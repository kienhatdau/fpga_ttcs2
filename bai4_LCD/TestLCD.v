==> flow/design.v <==
`timescale 1ns / 1ps
module TestLCD( clk, sf_e, e, rs, rw, d, c, b, a );
	(* LOC = "C9" *) input clk; 
	(* LOC = "D16" *) output reg sf_e;  
	(* LOC = "M18" *) output reg e; 
	(* LOC = "L18" *) output reg rs; 
	(* LOC = "L17" *) output reg rw; 
	(* LOC = "M15" *) output reg d; 
	(* LOC = "P17" *) output reg c; 
	(* LOC = "R16" *) output reg b; 
	(* LOC = "R15" *) output reg a; 
	reg [ 26 : 0 ] count = 0;	 
	reg [ 5 : 0 ] code;			 
	reg refresh;					 
	always @ (posedge clk) begin
		count <= count +1;
		case ( count[ 26 : 21 ] )	 
			0: code <= 6'h03;			 
			1: code <= 6'h03;			 
			2: code <= 6'h03;			 
			3: code <= 6'h02;			 
			4: code <= 6'h02;			 
			5: code <= 6'h08;			 
			6: code <= 6'h00; 		
			7: code <= 6'h06;			
			8: code <= 6'h00;			
			9: code <= 6'h0C;			
			10: code <= 6'h00;		
			11: code <= 6'h01;		
         12: code <= 6'h22;            
			13: code <= 6'h20;
			14: code <= 6'h24;		 
			15: code <= 6'h28;		 
			16: code <= 6'h25;		 
			17: code <= 6'h26;
			18: code <= 6'h24;		 
			19: code <= 6'h2B;
			20: code <= 6'h25;		 
			21: code <= 6'h24;
			22: code <= 6'h22;        
			23: code <= 6'h20;
			24: code <= 6'h24;		 
			25: code <= 6'h2D;
			26: code <= 6'h26;       
			27: code <= 6'h21;
         28 : code <= 6'h27;	     
         29: code <= 6'h24;	
			30: code <= 6'h22;        
			31: code <= 6'h20;
			32: code <= 6'h24;		 
			33: code <= 6'h2D;
			34: code <= 6'h26;       
			35: code <= 6'h21;
			36: code <= 6'h22;       
			37: code <= 6'h21;
			38: code <= 6'b001100;	
			39: code <= 6'b000000;
         40: code <= 6'h24;       
			41: code <= 6'h22;
			42: code <= 6'h26;       
			43: code <= 6'h21;
			44: code <= 6'h26;       
			45: code <= 6'h2F;
			46: code <= 6'h22;       
			47: code <= 6'h20;
			48: code <= 6'h24;       
			49: code <= 6'h23;
			50: code <= 6'h26;       
			51: code <= 6'h21;
			52: code <= 6'h26;       
			53: code <= 6'h2F;
			54: code <= 6'h22;       
			55: code <= 6'h20;
			56: code <= 6'h24;		 
			57: code <= 6'h24;
			58: code <= 6'h26;		 
			59: code <= 6'h2F;					
			60: code <= 6'h24;       
			61: code <= 6'h21;		
			62: code <= 6'h26;       
			63: code <= 6'h2E;			
			64: code <= 6'h23;       
			65: code <= 6'h21;				
			default: code <= 6'h10;	 
		endcase
			refresh <= count[ 20 ];  
			sf_e <= 1;
			{ e, rs, rw, d, c, b, a } <= { refresh, code };
	end  
endmodule
# Step by step through the tools: TestLCD
# Tool output for the design above, in the order of the flow.
# Line numbers count from 1 in the design file above.
# A cell with - has no value.
[inputs]
design = "TestLCD"
clock_port = "clk"
library = "sky130hd"
pvt_corner = "tt_025C_1v80"

# Word level
# Source: Yosys, flattened and elaborated, memories not mapped. Widths are those after wreduce; folded enables and synchronous resets count as part of the registers. Registers that Yosys merges into a memory's read port (data or address) are not register bits. Print and check cells do not count. Equal cells are merged and count once.
# Memory sizes are those after Yosys's memory passes, which may raise the word count (mostly to a power of two), join words into wider ones and drop unused or constant bits.
[op_classes]
n_addsub = 1
[ops]
columns = ["op", "count"]
rows = [
  ["27-bit by 1-bit adder with 27-bit output (second input constant)", 1],
]
[bits]
output_inout_bits = 8
reg_bits = 41
mem_count = 1
clocked_rd_ports_x_width = 5
romBits = 320
elab_cells = 12
[mem_list]
columns = ["name", "size", "width", "read_ports", "wr", "line", "rtl"]
rows = [
  ["(no name shown)", 64, 5, 1, 0, 17, "case ( count[ 26 : 21 ] )"],
]

# Depth
# Longest topological path by Yosys (ltp), each cell counted once; first at word level (registers and memories cut), then after technology mapping (sequential cells cut; the memories' decode and read muxes count).
[depth]
ltp_word = 1
abc_area = 0
depth_mapped = 7

# Synthesis result
# Yosys stat after the flow's synthesis: flattened, memories mapped to cells. It holds for the ABC_AREA given above (unset counts as 0); a run with the other value may have another netlist.
# Totals and module areas in this step are rounded.
[types]
columns = ["cell_type", "count", "type_area_um2"]
rows = [
  ["sky130_fd_sc_hd__dfxtp_1", 39, 780.749],
  ["sky130_fd_sc_hd__xor2_1", 16, 140.134],
  ["sky130_fd_sc_hd__ha_1", 7, 87.584],
  ["sky130_fd_sc_hd__xnor2_1", 10, 87.584],
  ["sky130_fd_sc_hd__nand2_1", 15, 56.304],
  ["sky130_fd_sc_hd__nor4_2", 4, 50.048],
  ["sky130_fd_sc_hd__nor2_1", 11, 41.29],
  ["sky130_fd_sc_hd__nand3_1", 8, 40.038],
  ["sky130_fd_sc_hd__inv_1", 10, 37.536],
  ["sky130_fd_sc_hd__nand4_1", 6, 37.536],
  ["sky130_fd_sc_hd__a21oi_1", 7, 35.034],
  ["sky130_fd_sc_hd__mux2_2", 3, 33.782],
  ["sky130_fd_sc_hd__nor3_1", 6, 30.029],
  ["sky130_fd_sc_hd__and4_1", 3, 26.275],
  ["sky130_fd_sc_hd__a211oi_1", 3, 22.522],
  ["sky130_fd_sc_hd__mux4_2", 1, 22.522],
  ["sky130_fd_sc_hd__nor4_4", 1, 21.27],
  ["sky130_fd_sc_hd__o21ai_0", 4, 20.019],
]
# Not listed: further types 25, cells in them 40.
[mapped]
flip_flops = 39
cells = 194
mapped_area_um2 = 1836

# Path before layout
# OpenSTA on the mapped netlist: ideal clock, no wires. The path of least setup slack (recovery checks aside). Input and output delay are each 20% of the period. Register names are those of the netlist, which keeps one name where synthesis merged equal registers.
[synth_path]
kind = "reg2reg"
startpoint = "register count[21]"
endpoint = "register code[1]"
path_slack_ns = 0.138
clock_period_ns = 1.8
path_buffers = 0
driving_pins = 6
arrival_ns = 1.528
t_required_ns = 1.666
path_delay_ns = 1.662
synth_period_reached_ns = 1.662
# "path_delay_ns" = arrival - input delay + setup time.
# "driving_pins": output pins that drive a net of the path, with the launching flip-flop's if there is one; two outputs of one cell count as two.
# "synth_period_reached_ns" = period - worst setup slack (recovery checks aside). The figure is calculated, with input and output delays left at 20% of the set period.
# At most two assigning lines are given for a register; there are more.
[synth_between]
cell_sequence = "sky130_fd_sc_hd__dfxtp_1 sky130_fd_sc_hd__inv_1 sky130_fd_sc_hd__ha_1 sky130_fd_sc_hd__mux4_2 sky130_fd_sc_hd__o22ai_1 sky130_fd_sc_hd__a21oi_1"
[synth_lines]
columns = ["item", "line", "rtl"]
rows = [
  ["from (decl)", 12, "reg [ 26 : 0 ] count = 0;"],
  ["from (assign)", 16, "count <= count +1;"],
  ["to (assign)", 18, "0: code <= 6'h03;"],
  ["to (assign)", 19, "1: code <= 6'h03;"],
  ["to (decl)", 13, "reg [ 5 : 0 ] code;"],
]
# Chain of elaborated cells between the ends: none given.

# Worst path after layout
# From the final timing report of flow run A: the path of least setup slack in the routed layout; clock arrival at registers is part of the times.
[layout_path]
kind = "reg2reg"
startpoint = "register count[21]"
endpoint = "register code[1]"
t_required_ns = 1.84
arrival_ns = 1.75
path_buffers = 0
driving_pins = 6
path_slack_ns = 0.09
clock_period_ns = 1.69
# At most two assigning lines are given for a register; there are more.
[layout_between]
cell_sequence = "sky130_fd_sc_hd__dfxtp_2 sky130_fd_sc_hd__inv_1 sky130_fd_sc_hd__ha_1 sky130_fd_sc_hd__mux4_2 sky130_fd_sc_hd__o22ai_1 sky130_fd_sc_hd__a21oi_1"
[layout_lines]
columns = ["item", "line", "rtl"]
rows = [
  ["from (decl)", 12, "reg [ 26 : 0 ] count = 0;"],
  ["from (assign)", 16, "count <= count +1;"],
  ["to (assign)", 18, "0: code <= 6'h03;"],
  ["to (assign)", 19, "1: code <= 6'h03;"],
  ["to (decl)", 13, "reg [ 5 : 0 ] code;"],
]
# Chain of elaborated cells between the ends: none given.

# Settings and measured results of 2 stored flow runs for module TestLCD (sky130hd), not sorted in any way. The constraints put input and output delay at 20% of the set period each and load the outputs with 0.01 pF.
# By "achieved_clock_period_ns" is meant the clock period of the run minus its worst setup slack. This is arithmetic on one report: input and output delays are still those of the set period (20% each).
# By "worst_setup_path_time_ns" is meant the share of the clock period that the worst setup path is allowed (20% is reserved at inputs, 20% at outputs), minus its slack. Clock arrival times at its registers enter into it.
# "power_total_w": no workload was simulated; the value follows from the tool's default switching activity.
# Results are given in rounded form.

[[run]]
name = "flow run A"
[run.settings]
period_ns = 1.69
CORE_UTILIZATION = 42
CAP_MARGIN = 20
CORE_MARGIN = 2
SLEW_MARGIN = 20
[run.results]
fin_ws_ns = 0.087
util_pct = 50.3
fin_tns_ns = 0.000
post_synth_area_um2 = 1836
power_total_w = 0.001655
total_die_area_um2 = 4915
achieved_clock_period_ns = 1.603
worst_setup_path_time_ns = 1.60
worst_setup_path_type = "reg2reg"

[[run]]
name = "flow run B"
[run.settings]
period_ns = 0.977
CORE_UTILIZATION = 21
SETUP_SLACK_MARGIN = 0.04
PLACE_DENSITY = 0.85
CELL_PAD_IN_SITES_GLOBAL_PLACEMENT = 0
GPL_TIMING_DRIVEN = 0
GPL_ROUTABILITY_DRIVEN = 0
MAX_ROUTING_LAYER = "met5"
CAP_MARGIN = 20
CORE_MARGIN = 2
SLEW_MARGIN = 20
[run.results]
post_synth_area_um2 = 1836
worst_setup_path_time_ns = 1.55
worst_setup_path_type = "reg2reg"
achieved_clock_period_ns = 1.550
util_pct = 32.1
fin_ws_ns = -0.573
fin_tns_ns = -11.19
total_die_area_um2 = 9504
power_total_w = 0.002972
